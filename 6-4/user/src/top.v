==> flow/design.v <==
module lock(clk, reset, b1, b2, b3, b4, open, error);
    input clk, reset, b1, b2, b3, b4;
    output open, error;
    parameter   IDLE    = 3'd0,
                S1      = 3'd1,
                S2      = 3'd2,
                S3      = 3'd3,
                S4      = 3'd4,
                OPEN    = 3'd5,
                ERROR   = 3'd6;
    reg [15:0]  buffer;
    reg [2:0]   state, next_state;
    reg [3:0] in;
    always @(*) begin
        case ({b1, b2, b3, b4})
            4'b1000 :
                in = 4'h1;
            4'b0100 :
                in = 4'h2;
            4'b0010 :
                in = 4'h3;
            4'b0001 :
                in = 4'h4;
            default :
                in = 4'b0;
        endcase
    end
    always @(posedge clk, negedge reset) begin
        if (reset == 1'b0)
            state <= IDLE;
        else 
            state <= next_state;
    end
    always @(posedge clk, negedge reset) begin
        if (reset == 1'b0)
            buffer <= 16'h0;
        else if ((state == OPEN) || (state == ERROR))
            buffer <= 16'h0;
        else if (in != 4'b0)
            buffer <= {buffer[11:0], in};
    end
    always @(*) begin
        case (state)
            IDLE :
                if (in != 4'b0)
                    next_state = S1;
                else
                    next_state = IDLE;
            S1 :
                if (in != 4'b0)
                    next_state = S2;
                else
                    next_state = S1;
            S2 :
                if (in != 4'b0)
                    next_state = S3;
                else
                    next_state = S2;
            S3 :
                if (in != 4'b0)
                    next_state = S4;
                else
                    next_state = S3;
            S4 :
                if ((buffer == 16'h2431) || (buffer == 16'h1443))
                    next_state = OPEN;
                else
                    next_state = ERROR;
            OPEN :
                next_state = OPEN;
            ERROR :
                next_state = ERROR;
            default: 
                next_state = IDLE;
        endcase
    end
    assign open = (state == OPEN) ? 1'b1 : 1'b0;
    assign error = (state == ERROR) ? 1'b1 : 1'b0;
endmodule
Reports on lock

Tool output for the design above, in the order of the flow.
Line numbers count from 1 in the design file above.
Operators carry their Yosys type and port widths (W data, S select, Z words).
Cell names lack the library's common part.
A cell with -- has no value.

Top module: lock
Clock input: clk
Cell library: sky130hd
Corner: tt_025C_1v80

After elaboration

Yosys after proc, flatten, opt, wreduce and memory -nomap, before mapping. Memory bits, and registers merged into a memory's read port (data or address), are not among the register bits. Print and check cells are not counted.

Reductions and logical operators: 5
Muxes and demuxes: 11
Equal/unequal tests: 12

Operators with widths:

| kind                   | number |
| $mux W16               | 2 |
| $pmux W3 S7            | 1 |
| $eq A16 B13 Y1 const B | 1 |
| $eq A16 B14 Y1 const B | 1 |
| $pmux W3 S4            | 1 |
| $eq A3 B3 Y1 const B   | 3 |
| $eq A3 B2 Y1 const B   | 2 |
| $eq A4 B1 Y1 const B   | 1 |
| $eq A4 B2 Y1 const B   | 1 |
| $eq A4 B3 Y1 const B   | 1 |
| $eq A4 B4 Y1 const B   | 1 |
| $reduce_bool A4 Y1     | 1 |
| $mux W2                | 2 |
| $mux W1                | 4 |
| $eq A3 B1 Y1 const B   | 1 |
| $logic_not A3 Y1       | 1 |
| $mux W3                | 1 |
| $logic_or A1 B1 Y1     | 2 |
| $reduce_bool A2 Y1     | 1 |

Word-level cells: 30
Flip-flop bits (word level): 19
Output and inout bits: 2
Input port bits: 6

Depth

Depth = most cells in a row (Yosys ltp): at word level without a register or memory, in the mapped netlist without a sequential cell, where the memories' decode and read muxes count.

Depth after elaboration: 5
ABC_AREA: 0
Gate-level depth with buffers: 5
Depth with buffers taken out: 4

Synthesis result

Yosys stat after the flow's synthesis: flattened, memories mapped to cells. It holds for the ABC_AREA given above (unset counts as 0); a run with the other value may have another netlist.

Cell types:

| type      | number | area in all (sq um) |
| dfrtp_1   | 18     | 450.432 |
| mux2i_1   | 9      | 90.086 |
| nand2_1   | 14     | 52.55 |
| mux2_2    | 3      | 33.782 |
| dfstp_2   | 1      | 26.275 |
| a21o_1    | 3      | 22.522 |
| nor3_2    | 2      | 20.019 |
| o21ai_0   | 4      | 20.019 |
| a21oi_1   | 3      | 15.014 |
| nor3b_1   | 2      | 15.014 |
| a31oi_1   | 2      | 12.512 |
| or3_1     | 2      | 12.512 |
| buf_6     | 1      | 11.261 |
| inv_1     | 3      | 11.261 |
| maj3_2    | 1      | 11.261 |
| nand4bb_1 | 1      | 11.261 |
| or4bb_1   | 1      | 11.261 |
| a21oi_2   | 1      | 8.758 |

Other cell types: 9; their cells: 9.

Flip-flop cells: 19
Buffers: 2
Sequential area: 0.0004767 sq mm
Standard cells after synthesis: 80
Mapped area: 0.0008921 sq mm

Worst setup path after synthesis

Source: OpenSTA report_checks on the synthesized netlist (no wires, ideal clock, input and output delay 20% of the period each), path of least setup slack; recovery checks are left aside. Register names are those of the netlist, which keeps one name where synthesis merged equal registers.

Kind: register to register
Start point: reg buffer[4]
End point: reg state
Path slack: 0.323 ns
Data required time: 1.662 ns
Library setup time: 0.118 ns
Time at the first pin: 0.000 ns
Path delay: 1.456 ns
Driving pins on the path: 5
Path buffers: 0
Arrival time: 1.338 ns
Clock period: 1.78 ns
Period reached after synthesis: 1.457 ns

"path delay" = arrival - input delay + setup time.
"driving pins on the path" counts driving pins, that of a launching flip-flop among them; a cell with two outputs on the path counts twice.
"period reached after synthesis" = period - worst setup slack (recovery checks aside). The figure is calculated, with input and output delays left at 20% of the set period.
Where an end lacks its bit number, it is one bit of the signal, or one of the new flip-flops if synthesis recoded a state register.
The rows between start and end are the longest chain of elaborated cells between them; the timing report does not say that the signal goes this way. Where chains are equally long, one stands for them.
A line is the first line of the expression or statement that the cell stems from. Yosys adds cells for indexed reads and writes and turns some case tables into memories.
At most two assigning lines are given for a register; there are more.

Path through: dfrtp_1 > or4bb_1 > nor3b_1 > o2111ai_1 > a21o_1
Cells in the longest elaborated chain: 4
Elaborated cells between the ends (all ways): 5
Source lines of those cells: 2
Those cells by class: eq/ne (2); mux (2); reduce/logical (1)

RTL lines, path post-synthesis:

| item               | RTL line | source |
| start, declared    | 11       | `reg [15:0]  buffer;` |
| start, assigned    | 36       | `buffer <= 16'h0;` |
| start, assigned    | 40       | `buffer <= {buffer[11:0], in};` |
| $eq A16 B14 Y1     | 65       | `if ((buffer == 16'h2431) \|\| (buffer == 16'h1443))` |
| $logic_or A1 B1 Y1 | 65       |  |
| $mux W2            | 65       |  |
| $pmux W3 S7        | 43       | `case (state)` |
| end, assigned      | 30       | `state <= IDLE;` |
| end, assigned      | 32       | `state <= next_state;` |
| end, declared      | 12       | `reg [2:0]   state, next_state;` |

Worst path after layout

Path of least setup slack in the final report of entry A (OpenROAD, finished layout, wires in). Where an end is a register, its clock arrival counts in the times.

Kind: register to register
Start point: reg buffer[4]
End point: reg state
Clock period: 0.921 ns
Library setup time: 0.10 ns
Data required time: 1.09 ns
Driving pins on the path: 5
Time at the first pin: 0.27 ns
Path buffers: 0
Arrival time: 1.77 ns
Path slack: -0.68 ns

Where an end lacks its bit number, it is one bit of the signal, or one of the new flip-flops if synthesis recoded a state register.
The rows between start and end are the longest chain of elaborated cells between them; the timing report does not say that the signal goes this way. Where chains are equally long, one stands for them.
At most two assigning lines are given for a register; there are more.

Path through: dfrtp_1 > or4bb_1 > nor3b_2 > o2111ai_2 > a21o_1
Cells in the longest elaborated chain: 4
Elaborated cells between the ends (all ways): 5
Source lines of those cells: 2
Those cells by class: eq/ne (2); mux (2); reduce/logical (1)

RTL lines, path after layout:

| item               | RTL line | source |
| start, declared    | 11       | `reg [15:0]  buffer;` |
| start, assigned    | 36       | `buffer <= 16'h0;` |
| start, assigned    | 40       | `buffer <= {buffer[11:0], in};` |
| $eq A16 B14 Y1     | 65       | `if ((buffer == 16'h2431) \|\| (buffer == 16'h1443))` |
| $logic_or A1 B1 Y1 | 65       |  |
| $mux W2            | 65       |  |
| $pmux W3 S7        | 43       | `case (state)` |
| end, assigned      | 30       | `state <= IDLE;` |
| end, assigned      | 32       | `state <= next_state;` |
| end, declared      | 12       | `reg [2:0]   state, next_state;` |

Design lock on sky130hd. What follows are 2 stored runs of the flow, each under its own settings; their order means nothing. The constraints put input and output delay at 20% of the set period each and load the outputs with 0.01 pF.
"clock period achieved" means the clock period less the worst setup slack. The figure is calculated, with input and output delays left at 20% of the set period.
"critical setup path time": the worst setup path's part of the clock period (all of it between registers, 20% less for each end at a port) less its slack. A launch clock that arrives late makes it longer, a capture clock that arrives late makes it shorter.

## Entry A

==> flow/run.sh <==
#!/bin/bash
# the make line also repeats the synthesis and layout settings of config.mk as NAME=value (left out here)
make -C /OpenROAD-flow-scripts/flow DESIGN_CONFIG=/design/flow/config.mk WORK_HOME=/design/flow/orfs CLKGATE_MAP_FILE= finish
==> flow/config.mk <==
export PLATFORM = sky130hd
export DESIGN_NAME = lock
export DESIGN_NICKNAME = lock
export VERILOG_FILES = /design/flow/design.v
export SDC_FILE = /design/flow/constraint.sdc
export NUM_CORES = 4
export LEC_CHECK = 0
export CAP_MARGIN = 5
export CELL_PAD_IN_SITES_DETAIL_PLACEMENT = 2
export CORE_MARGIN = 9
export CORE_UTILIZATION = 22
export HOLD_SLACK_MARGIN = -0.05
export SETUP_SLACK_MARGIN = 0.09
export SLEW_MARGIN = 25
==> flow/constraint.sdc <==
create_clock -name core_clock -period 0.921 [get_ports {clk}]
set_input_delay 0.1842 -clock core_clock [delete_from_list [all_inputs] [get_ports {clk}]]
set_output_delay 0.1842 -clock core_clock [all_outputs]
set_load 0.01 [all_outputs]

| result of entry A | value |
|---|---|
| standard-cell area after layout | 0.0014839 sq mm |
| area of the synthesized netlist | 0.0008921 sq mm |
| clock period achieved | 1.605 ns |
| total negative slack on setup checks | -5.359 ns |
| die outline area | 0.0066716 sq mm |
| critical setup path time | 1.60 ns |
| class of the worst setup path | register to register |
| worst setup slack after layout | -0.684 ns |

## Entry B

==> flow/run.sh <==
#!/bin/bash
# the make line also repeats the synthesis and layout settings of config.mk as NAME=value (left out here)
make -C /OpenROAD-flow-scripts/flow DESIGN_CONFIG=/design/flow/config.mk WORK_HOME=/design/flow/orfs CLKGATE_MAP_FILE= finish
==> flow/config.mk <==
export PLATFORM = sky130hd
export DESIGN_NAME = lock
export DESIGN_NICKNAME = lock
export VERILOG_FILES = /design/flow/design.v
export SDC_FILE = /design/flow/constraint.sdc
export NUM_CORES = 4
export LEC_CHECK = 0
export CAP_MARGIN = 20
export CORE_MARGIN = 2
export CORE_UTILIZATION = 26
export CTS_CLUSTER_DIAMETER = 291
export HOLD_SLACK_MARGIN = -0.04
export MAX_ROUTING_LAYER = met4
export MIN_ROUTING_LAYER = met1
export PLACE_DENSITY_LB_ADDON = 0.02
export SLEW_MARGIN = 20
==> flow/constraint.sdc <==
create_clock -name core_clock -period 1.18 [get_ports {clk}]
set_input_delay 0.2360 -clock core_clock [delete_from_list [all_inputs] [get_ports {clk}]]
set_output_delay 0.2360 -clock core_clock [all_outputs]
set_load 0.01 [all_outputs]

| result of entry B | value |
|---|---|
| standard-cell area after layout | 0.0012925 sq mm |
| area of the synthesized netlist | 0.0008921 sq mm |
| clock period achieved | 1.563 ns |
| total negative slack on setup checks | -0.695 ns |
| die outline area | 0.0039156 sq mm |
| critical setup path time | 1.56 ns |
| class of the worst setup path | register to register |
| worst setup slack after layout | -0.383 ns |
