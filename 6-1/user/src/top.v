==> flow/design.v <==
module clk_div_even (
    input   wire    clk,
    input   wire    rst_n,
    output  reg     clk_div
);
    parameter DIV   = 50000;
    parameter DIV_W = 15;
    reg [DIV_W-1:0] counter;
    always @(posedge clk, negedge rst_n) begin
        if (rst_n == 1'b0) begin
            counter <= 16'b0;
            clk_div <= 1'b0;
        end
        else if (counter == DIV/2-1) begin
            counter <= 16'b0;
            clk_div <= ~clk_div;
        end
        else 
            counter <= counter + 1'b1;
    end
endmodule
module clk_div_odd (
    input   wire    clk,
    input   wire    rst_n,
    output  wire    clk_div
);
    parameter DIV   = 15;
    parameter DIV_W = 4;
    reg [DIV_W-1:0] counter_p, counter_n;
    reg clk_div_p, clk_div_n;
    always @(posedge clk, negedge rst_n) begin
        if (rst_n == 1'b0) begin
            counter_p   <= 16'b0;
            clk_div_p   <= 1'b0;
        end 
        else if (clk_div_p == 0) begin
            if (counter_p == DIV/2) begin
                counter_p   <= 16'b0;
                clk_div_p   <= ~clk_div_p;
            end
            else
                counter_p   <= counter_p + 1;
        end
        else begin
            if (counter_p == DIV/2-1) begin
                counter_p   <= 16'b0;
                clk_div_p   <= ~clk_div_p;
            end
            else
                counter_p   <= counter_p + 1;
        end
    end
    always @(negedge clk, negedge rst_n) begin
        if (rst_n == 1'b0) begin
            counter_n   <= 16'b0;
            clk_div_n   <= 1'b0;
        end
        else if (clk_div_n == 0) begin
            if (counter_n == DIV/2) begin
                counter_n   <= 16'b0;
                clk_div_n   <= ~clk_div_n;
            end
            else
                counter_n   <= counter_n + 1;
        end
        else begin
            if (counter_n == DIV/2-1) begin
                counter_n   <= 16'b0;
                clk_div_n   <= ~clk_div_n;
            end
            else
                counter_n   <= counter_n + 1;
        end
    end
    assign clk_div = clk_div_p | clk_div_n;
endmodule
module clock_div(reset, clk_100MHz, clk_10MHz, clk_6667KHz);
    input reset, clk_100MHz;
    output clk_10MHz, clk_6667KHz;
    clk_div_even #(
        .DIV   		( 10     		),
        .DIV_W 		( 3     		))
    u_clk_div_even(
        .clk     		( clk_100MHz	),
        .rst_n   		( reset   		),
        .clk_div 		( clk_10MHz 	)
    );
    clk_div_odd #(
        .DIV   		( 15 		),
        .DIV_W 		( 4  		))
    u_clk_div_odd(
        .clk     		( clk_100MHz    ),
        .rst_n   		( reset   		),
        .clk_div 		( clk_6667KHz 	)
    );
endmodule
### From RTL to reports: clock_div

The steps from the RTL of clock_div to its reports follow in flow order.
Lines are those of the file above, counted from 1.
Operators carry their Yosys type and port widths (W data, S select, Z words).
Library cell names are shortened.
Not given: n/a

| set-up | value |
|---|---|
| top module | clock_div |
| clock port | clk_100MHz |
| library | sky130hd |
| library corner | tt_025C_1v80 |

### Elaborated design

Yosys after proc, flatten, opt, wreduce and memory -nomap, before mapping. Enables and synchronous resets that opt folds into registers are not counted as muxes. Memory bits, and registers merged into a memory's read port (data or address), are not among the register bits. Print and check cells are not counted. Equal cells are merged and count once.

| cells by class | value |
|---|---|
| add/sub/neg operators | 3 |
| equal/unequal tests | 5 |
| muxes and demuxes | 13 |
| bitwise logic cells | 4 |

Operators with widths:

| operator | number |
|---|---|
| $mux W4 | 6 |
| $eq A4 B3 Y1 const B | 4 |
| $add A4 B1 Y4 const B | 2 |
| $mux W1 | 6 |
| $not A1 Y1 | 3 |
| $add A3 B1 Y3 const B | 1 |
| $eq A3 B3 Y1 const B | 1 |
| $mux W3 | 1 |
| $or A1 B1 Y1 | 1 |

| word-level totals | value |
|---|---|
| flip-flop bits (word level) | 14 |
| input bits | 2 |
| output and inout bits | 2 |
| cells after elaboration | 31 |

### Longest topological paths

Depth = most cells in a row (Yosys ltp): at word level without a register or memory, in the mapped netlist without a sequential cell, where the memories' decode and read muxes count.

| depth | value |
|---|---|
| word-level depth | 3 |
| ABC_AREA | 0 |
| depth in mapped cells | 5 |
| gate-level depth less buffers | 5 |

### Netlist

The flow's flattened synthesis, as Yosys stat reports it; memories are mapped. The netlist is that of the ABC_AREA named above (0 if unset); the other value can give another one.
Totals and module areas in this step are rounded.

| synthesis totals | value |
|---|---|
| standard cells after synthesis | 60 |
| cell area after synthesis | 653.1 um2 |
| area of sequential cells | 350.3 um2 |
| mapped flip-flops | 14 |
| buffers | 0 |

Cells by type:

| type | number | area in all (um2) |
|---|---|---|
| dfrtp_1 | 9 | 225.216 |
| dfrtn_1 | 5 | 125.12 |
| ha_1 | 6 | 75.072 |
| nor2b_2 | 4 | 35.034 |
| inv_1 | 8 | 30.029 |
| mux2i_1 | 3 | 30.029 |
| a21oi_1 | 3 | 15.014 |
| nor2_1 | 4 | 15.014 |
| o211ai_1 | 2 | 15.014 |
| a31oi_1 | 2 | 12.512 |
| and3_1 | 2 | 12.512 |
| nand2_1 | 3 | 11.261 |
| nand3_1 | 2 | 10.01 |
| o21ai_0 | 2 | 10.01 |
| o21ai_1 | 2 | 10.01 |
| xnor2_1 | 1 | 8.758 |
| nand2b_1 | 1 | 6.256 |
| or2_2 | 1 | 6.256 |

By module: a second synthesis without flattening, with its own total; a netlist apart from the flattened one above.

| unflattened totals | value |
|---|---|
| cell total of the unflattened synthesis | 59 |
| area (unflattened synthesis) | 656.9 um2 |

Each row is one instance without its submodules.

By module:

| module | instances | cells | area (um2) | sequential area (um2) |
|---|---|---|---|---|
| clk_div_odd | 1 | 46 | 488.0 | 250.2 |
| clk_div_even | 1 | 13 | 168.9 | 100.1 |
| clock_div | 1 | 0 | 0.0 | 0.0 |

FLOW RESULTS
============

Top module clock_div; platform sky130hd; tools Yosys and OpenROAD; 2 stored runs in no particular order. Input and output delays are each 20% of the period that was set; the output load is 0.01 pF.
"overall power" rests on the timing tool's default activity at the inputs, not on a simulated workload.
Results are given in rounded form.
Settings: n/a = not set for that run.
Results: n/a = not shown.

| run | period_ns | SETUP_SLACK_MARGIN | CAP_MARGIN | CORE_MARGIN | CORE_UTILIZATION | SLEW_MARGIN | PLACE_DENSITY | CORE_ASPECT_RATIO | CELL_PAD_IN_SITES_GLOBAL_PLACEMENT | CELL_PAD_IN_SITES_DETAIL_PLACEMENT | GPL_TIMING_DRIVEN | CTS_CLUSTER_SIZE | MIN_ROUTING_LAYER | post-route worst hold slack (ps) | die area (um2) | final setup TNS (ps) | overall power (mW) | setup slack of the worst path (ps) | standard-cell area after layout (um2) | utilization after layout (%) | chip area in the Yosys report (um2) |
|---|---|---|---|---|---|---|---|---|---|---|---|---|---|---|---|---|---|---|---|---|---|
| run 1 | 2.44 | 0.09 | 20 | 2 | 40 | 20 | n/a | n/a | n/a | n/a | n/a | n/a | n/a | 405 | 1972 | -235 | 0.4048 | -235 | 773.2 | 50.7 | 653.1 |
| run 2 | 1.9 | 0.4 | 20 | 9 | 63 | 40 | 0.81 | 1.22 | 2 | 1 | 0 | 20 | met1 | n/a | n/a | n/a | n/a | n/a | n/a | n/a | n/a |

Run 2: no final report: floorplanning broke off with PDN-0185
